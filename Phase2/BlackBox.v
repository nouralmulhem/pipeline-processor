==> flow/design.v <==
module BlackBox(clk,interrupt,PC,reset,PC_out, sel, signal);
input clk,reset,interrupt;
input [15:0] PC;
output reg [47:0] PC_out;
output reg sel, signal;
reg [1:0] count_state;
localparam count = 1'b1;
always @(posedge clk)begin
    if(reset===1'b1)begin
        signal = 1'b0;
        if(interrupt === 1'b1)begin
            count_state=2'b10;
            PC_out = {32'b0 , PC};
            signal = 1'b1;
        end else begin
            count_state=2'b01;
            PC_out = {32'b0 , PC};
        end
    end else if (count_state > 2'b01)begin
        count_state=count_state-2'b01;
        PC_out = PC_out << 16;
        PC_out[15:0] = PC;
    end else if (count_state === 2'b01)begin
        count_state=count_state-2'b01;
        PC_out = PC_out << 16;
        PC_out[15:0] = PC;
        sel = 1'b1;
    end else begin
        sel = 1'b0;
    end
end
endmodule
## Tool chain data of BlackBox

Tool output for the design above, in the order of the flow.
Line numbers count from 1 in the design file above.
Operators carry their Yosys type and port widths (W data, S select, Z words).
Library cell names are shortened.
A cell with - has no value.

| set-up | value |
|---|---|
| top module | BlackBox |
| clock input | clk |
| library | sky130hd |
| timing corner | tt_025C_1v80 |

## After elaboration

Source: Yosys, flattened and elaborated, memories not mapped. Widths are those after wreduce. Registers that Yosys merges into a memory's read port (data or address) are not register bits. Print and check cells do not count. Equal cells are merged and count once.

| cells by class | value |
|---|---|
| $add $sub $neg | 1 |
| multipliers | 0 |
| divide/modulo/power cells | 0 |
| $lt $le $gt $ge | 1 |
| equal/unequal tests | 3 |
| shift operators | 0 |
| mux-type cells | 11 |
| bitwise operators | 2 |
| reduce/logical cells | 2 |

Operators by type and width:

| operator | count |
|---|---|
| $mux W32 | 2 |
| $mux W16 | 3 |
| $mux W2 | 4 |
| $reduce_bool A3 Y1 | 1 |
| $eqx A1 B1 Y1 const B | 2 |
| $not A1 Y1 | 2 |
| $sub A2 B1 Y2 const B | 1 |
| $gt A2 B1 Y1 const B | 1 |
| $eqx A2 B1 Y1 const B | 1 |
| $reduce_and A2 Y1 | 1 |
| $mux W1 | 2 |

| storage and ports | value |
|---|---|
| register bits after elaboration | 52 |
| latch bits | 0 |
| memory bits (writable) | 0 |
| bits in read-only memories | 0 |
| word width x clocked read ports | 0 |
| memories | 0 |
| input bits | 19 |
| output and inout port bits | 50 |
| cells after elaboration | 25 |

## Longest topological paths

Depth = most cells in a row (Yosys ltp): at word level without a register or memory, in the mapped netlist without a sequential cell, where the memories' decode and read muxes count.

| logic depth | value |
|---|---|
| word-level depth | 4 |
| ABC_AREA | 0 |
| gate-level depth with buffers | 6 |

## Synthesis result

Source: synth_stat.txt of the flow (Yosys; design flattened, memories mapped). It holds for the ABC_AREA given above (unset counts as 0); a run with the other value may have another netlist.
The area totals of this step are shown rounded.

| mapped netlist | value |
|---|---|
| standard cells after synthesis | 134 |
| synthesis area | 1,850 um^2 |
| flip-flops | 52 |

Cell types:

| type | count | total area (um^2) |
|---|---|---|
| dfxtp_1 | 32 | 640.614 |
| edfxtp_1 | 20 | 600.576 |
| mux2i_1 | 34 | 340.326 |
| nor2_1 | 32 | 120.115 |
| buf_12 | 3 | 60.058 |
| ha_1 | 2 | 25.024 |
| buf_6 | 2 | 22.522 |
| buf_2 | 3 | 15.014 |
| inv_1 | 4 | 15.014 |
| or3_1 | 1 | 6.256 |
| a21oi_1 | 1 | 5.005 |

## Path before layout

Path of least setup slack by OpenSTA after synthesis, without wires, with an ideal clock, recovery checks aside; 20% of the period is set as input and as output delay. Where synthesis merged equal registers, the netlist keeps one of their names.

| timing path post-synthesis | value |
|---|---|
| path type | register to register |
| start point | register count_state[0] |
| end point | register PC_out[0] |
| period | 1.62 ns |
| time at the first pin | 0.000 ns |
| data arrival time | 1.162 ns |
| data required time | 1.277 ns |
| slack | 0.116 ns |
| path delay | 1.505 ns |
| stages on the path | 3 |
| path buffers | 0 |
| period reached after synthesis | 1.504 ns |

"path delay" = arrival - input delay + setup time.
"stages on the path" counts driving pins, that of a launching flip-flop among them; a cell with two outputs on the path counts twice.
"period reached after synthesis" is the clock period less the worst setup slack; recovery checks do not enter. This is arithmetic on one report: input and output delays are still those of the set period (20% each).
The rows between start and end are the longest chain of elaborated cells between them; the timing report does not say that the signal goes this way. Where chains are equally long, one stands for them.
A line is the first line of the expression or statement that the cell stems from. Yosys adds cells for indexed reads and writes and turns some case tables into memories.
A register here has more assigning lines than the two given.
Only ways into the end's enable, where the timed path ends, are counted here.

| on the way, post-synthesis | value |
|---|---|
| cell sequence | edfxtp_1 ha_1 or3_1 |
| length of the longest elaborated chain | 2 |
| elaborated cells between the ends (all ways) | 3 |
| source lines of those cells | 2 |

RTL lines, path post-synthesis:

| what | RTL line | RTL |
|---|---|---|
| start, declared | 6 | `reg [1:0] count_state;` |
| start, assigned | 20 | `count_state=count_state-2'b01;` |
| start, assigned | 24 | `count_state=count_state-2'b01;` |
| $gt A2 B1 Y1 | 19 | `end else if (count_state > 2'b01)begin` |
| $reduce_bool A3 Y1 | - |  |
| end, assigned | 17 | `PC_out = {32'b0 , PC};` |
| end, assigned | 21 | `PC_out = PC_out << 16;` |
| end, declared | 4 | `output reg [47:0] PC_out;` |

## Path in the finished layout

Path of least setup slack in the final report of record 1 (OpenROAD, finished layout, wires in). Where an end is a register, its clock arrival counts in the times.

| timing path after layout | value |
|---|---|
| path type | register to output |
| start point | register PC_out[8] |
| end point | output PC_out[8] |
| period | 1.65 ns |
| output delay | 0.33 ns |
| time at the first pin | 0.36 ns |
| data arrival time | 1.28 ns |
| data required time | 1.32 ns |
| slack | 0.04 ns |
| stages on the path | 2 |
| path buffers | 1 |

A register here has more assigning lines than the two given.

| on the way, after layout | value |
|---|---|
| cell sequence | edfxtp_1 clkdlybuf4s50_1 |
| length of the longest elaborated chain | 0 |
| elaborated cells between the ends (all ways) | 0 |
| source lines of those cells | 0 |

RTL lines, path after layout:

| what | RTL line | RTL |
|---|---|---|
| start, declared | 4 | `output reg [47:0] PC_out;` |
| start, assigned | 13 | `PC_out = {32'b0 , PC};` |
| start, assigned | 17 | `PC_out = {32'b0 , PC};` |
| end, declared | 4 |  |

Hand-over note for BlackBox

Top module BlackBox; platform sky130hd; tools Yosys and OpenROAD; 2 stored runs in no particular order. Input and output delays are each 20% of the period that was set; the output load is 0.01 pF.
"clock period reached" = clock period - worst setup slack. The figure is calculated, with input and output delays left at 20% of the set period.
"worst setup path time": the worst setup path's part of the clock period (all of it between registers, 20% less for each end at a port) less its slack. A launch clock that arrives late makes it longer, a capture clock that arrives late makes it shorter.
Values from the reports are rounded here.

#### Record 1

| setting | value |
|---|---|
| period_ns | `1.65` |
| CORE_UTILIZATION | `53` |
| CAP_MARGIN | `20` |
| CORE_MARGIN | `2` |
| SLEW_MARGIN | `20` |

| result | value |
|---|---|
| worst setup slack after layout | 0.044 ns |
| worst setup path time | 1.28 ns |
| class of the worst setup path | register to output |
| total negative setup slack | 0.000 ns |
| clock period reached | 1.606 ns |
| final worst hold slack | 0.513 ns |
| mapped cell area after synthesis | 1,850 um^2 |
| die size | 3,980 um^2 |
| standard-cell area after routing | 2,660 um^2 |

#### Record 2

| setting | value |
|---|---|
| period_ns | `2.58` |
| CORE_UTILIZATION | `37` |
| PLACE_DENSITY_LB_ADDON | `0.02` |
| HOLD_SLACK_MARGIN | `0.07` |
| CORE_MARGIN | `7` |
| CELL_PAD_IN_SITES_GLOBAL_PLACEMENT | `1` |
| CELL_PAD_IN_SITES_DETAIL_PLACEMENT | `1` |
| GPL_TIMING_DRIVEN | `1` |
| GPL_ROUTABILITY_DRIVEN | `0` |
| CTS_CLUSTER_SIZE | `24` |
| CTS_CLUSTER_DIAMETER | `346` |
| SLEW_MARGIN | `20` |
| MIN_ROUTING_LAYER | `met1` |
| MAX_ROUTING_LAYER | `met5` |
| CAP_MARGIN | `20` |

| result | value |
|---|---|
| worst setup slack after layout | 0.803 ns |
| worst setup path time | 1.26 ns |
| class of the worst setup path | register to output |
| total negative setup slack | 0.000 ns |
| clock period reached | 1.777 ns |
| final worst hold slack | 0.507 ns |
| mapped cell area after synthesis | 1,850 um^2 |
| die size | 7,180 um^2 |
| standard-cell area after routing | 2,620 um^2 |

End of note.
