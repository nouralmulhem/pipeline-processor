==> flow/design.v <==
module HosnyCallStateMachine(clk,interrupt,PC,reset,PC_out,continue);
input clk,reset,interrupt;
input [47:0] PC;
output reg continue;
output reg [47:0] PC_out;
reg [1:0] count_state;
localparam count = 1'b1;
always @(negedge clk)begin
    if(reset===1'b1)begin
        if(interrupt === 1'b1)begin
            count_state=2'b10;
            PC_out = PC+32'h0001;
        end else begin
            count_state=2'b01;
            PC_out = PC+32'h0002;
        end
        continue=1'b1;
    end else if(count_state > 2'b01) begin
        PC_out = PC_out >> 16;
        count_state=count_state-2'b01;
        continue=1'b1;
    end else begin
        PC_out = PC_out >> 16;
        continue=1'b0;
    end
end
endmodule
======== From RTL to reports: HosnyCallStateMachine ========
The steps from the RTL of HosnyCallStateMachine to its reports follow in flow order.
Line numbers count from 1 in the design file above.
Operators: Yosys type, input widths -> output width; for muxes data width and select width s.
Library cell names are shortened.
Not given: n/a
inputs
  design top .............................. HosnyCallStateMachine
  clock ................................... clk
  cell library ............................ sky130hd
  timing corner ........................... tt_025C_1v80

======== Word-level counts ========
Counts by Yosys on the flattened word-level netlist (proc, flatten, opt, wreduce; memories kept). Register bits leave out memories and registers merged into their read ports (data or address). Print and check cells are left out. Cells with the same type and inputs are merged into one.
cells by class
  add/sub/neg operators ................... 3
  $mul .................................... 0
  divide/modulo/power cells ............... 0
  order comparisons ....................... 1
  equal/unequal tests ..................... 2
  shift operators ......................... 0
  muxes and demuxes ....................... 6
  bitwise operators ....................... 0
  reduce/logical cells .................... 1
operators by type and width
  operator               count
  $add 48x1->48 const B  1
  $add 48x2->48 const B  1
  $mux 48                1
  $mux 32                1
  $mux 2                 3
  $eqx 1x1->1 const B    2
  $sub 2x1->2 const B    1
  $gt 2x1->1 const B     1
  $reduce_bool 2->1      1
  $mux 1                 1
bit counts
  register bits ........................... 51
  bits in latches ......................... 0
  memory bits (writable) .................. 0
  bits in read-only memories .............. 0
  word width x clocked read ports ......... 0
  memory cells ............................ 0
  input bits .............................. 51

======== Logic depth ========
Longest topological path by Yosys (ltp), each cell counted once; first at word level (registers and memories cut), then after technology mapping (sequential cells cut; the memories' decode and read muxes count).
depth
  depth after elaboration ................. 3
  ABC_AREA ................................ 0
  gate-level depth with buffers ........... 6
  mapped depth without buffers ............ 6

======== Synthesis result ========
Source: synth_stat.txt of the flow (Yosys; design flattened, memories mapped). It holds for the ABC_AREA given above (unset counts as 0); a run with the other value may have another netlist.
cell types
  cell type  count
  dfxtp_1    49
  xnor2_1    23
  a21oi_1    40
  nor2_1     40
  xor2_1     13
  nand4_1    15
  nand3_1    18
  and4_1     7
  edfxtp_1   2
  or3_1      9
  o21ai_0    11
  nor3_1     10
  ha_1       3
  inv_1      10
  nor4_1     6
  clkbuf_1   9
  and3_1     5
  nand2_1    8
Not listed: further types 20, cells in them 29.
mapped netlist
  cells in the netlist .................... 307
  chip area (Yosys) ....................... 2547.4 µm²
  flip-flop cells ......................... 51
  buffers ................................. 13

Hand-over note for HosnyCallStateMachine

Below are 2 stored runs of the flow (Yosys, OpenROAD; platform sky130hd) on HosnyCallStateMachine, each with its settings and what was measured, unordered. Constraints: input delay and output delay 20% of the set period each, output load 0.01 pF.
"finish__power__total" rests on the timing tool's default activity at the inputs, not on a simulated workload.

Flow files of job 1
==> flow/run.sh <==
#!/bin/bash
# the make line also repeats the synthesis and layout settings of config.mk as NAME=value (left out here)
make -C /OpenROAD-flow-scripts/flow DESIGN_CONFIG=/design/flow/config.mk WORK_HOME=/design/flow/orfs CLKGATE_MAP_FILE= finish
==> flow/config.mk <==
export PLATFORM = sky130hd
export DESIGN_NAME = HosnyCallStateMachine
export DESIGN_NICKNAME = HosnyCallStateMachine
export VERILOG_FILES = /design/flow/design.v
export SDC_FILE = /design/flow/constraint.sdc
export NUM_CORES = 4
export LEC_CHECK = 0
export ABC_AREA = 0
export CAP_MARGIN = 30
export CORE_MARGIN = 2
export CORE_UTILIZATION = 50
export CTS_CLUSTER_SIZE = 54
export GPL_TIMING_DRIVEN = 1
export MAX_ROUTING_LAYER = met5
export MIN_ROUTING_LAYER = met2
export PLACE_DENSITY_LB_ADDON = 0.07
export SLEW_MARGIN = 20
==> flow/constraint.sdc <==
create_clock -name core_clock -period 5.42 [get_ports {clk}]
set_input_delay 1.0840 -clock core_clock [delete_from_list [all_inputs] [get_ports {clk}]]
set_output_delay 1.0840 -clock core_clock [all_outputs]
set_load 0.01 [all_outputs]

report of job 1: did not finish, route, GRT-0116

Flow files of job 2
==> flow/run.sh <==
#!/bin/bash
# the make line also repeats the synthesis and layout settings of config.mk as NAME=value (left out here)
make -C /OpenROAD-flow-scripts/flow DESIGN_CONFIG=/design/flow/config.mk WORK_HOME=/design/flow/orfs CLKGATE_MAP_FILE= finish
==> flow/config.mk <==
export PLATFORM = sky130hd
export DESIGN_NAME = HosnyCallStateMachine
export DESIGN_NICKNAME = HosnyCallStateMachine
export VERILOG_FILES = /design/flow/design.v
export SDC_FILE = /design/flow/constraint.sdc
export NUM_CORES = 4
export LEC_CHECK = 0
export ABC_AREA = 1
export CAP_MARGIN = 20
export CELL_PAD_IN_SITES_DETAIL_PLACEMENT = 2
export CORE_ASPECT_RATIO = 1.96
export CORE_MARGIN = 6
export CORE_UTILIZATION = 18
export CTS_CLUSTER_DIAMETER = 49
export GPL_TIMING_DRIVEN = 0
export PLACE_DENSITY_LB_ADDON = 0.19
export SETUP_SLACK_MARGIN = 2.11
export SLEW_MARGIN = 20
==> flow/constraint.sdc <==
create_clock -name core_clock -period 9.7 [get_ports {clk}]
set_input_delay 1.9400 -clock core_clock [delete_from_list [all_inputs] [get_ports {clk}]]
set_output_delay 1.9400 -clock core_clock [all_outputs]
set_load 0.01 [all_outputs]

report of job 2
yosys chip area after synthesis (um^2): 3224.3
finish__design__die__area: 21452.8
finish__design__instance__area__stdcell: 6331.1
finish__timing__setup__ws: 1.933
finish__timing__hold__ws: 0.444
finish__power__total: 7.339e-04

End of note.
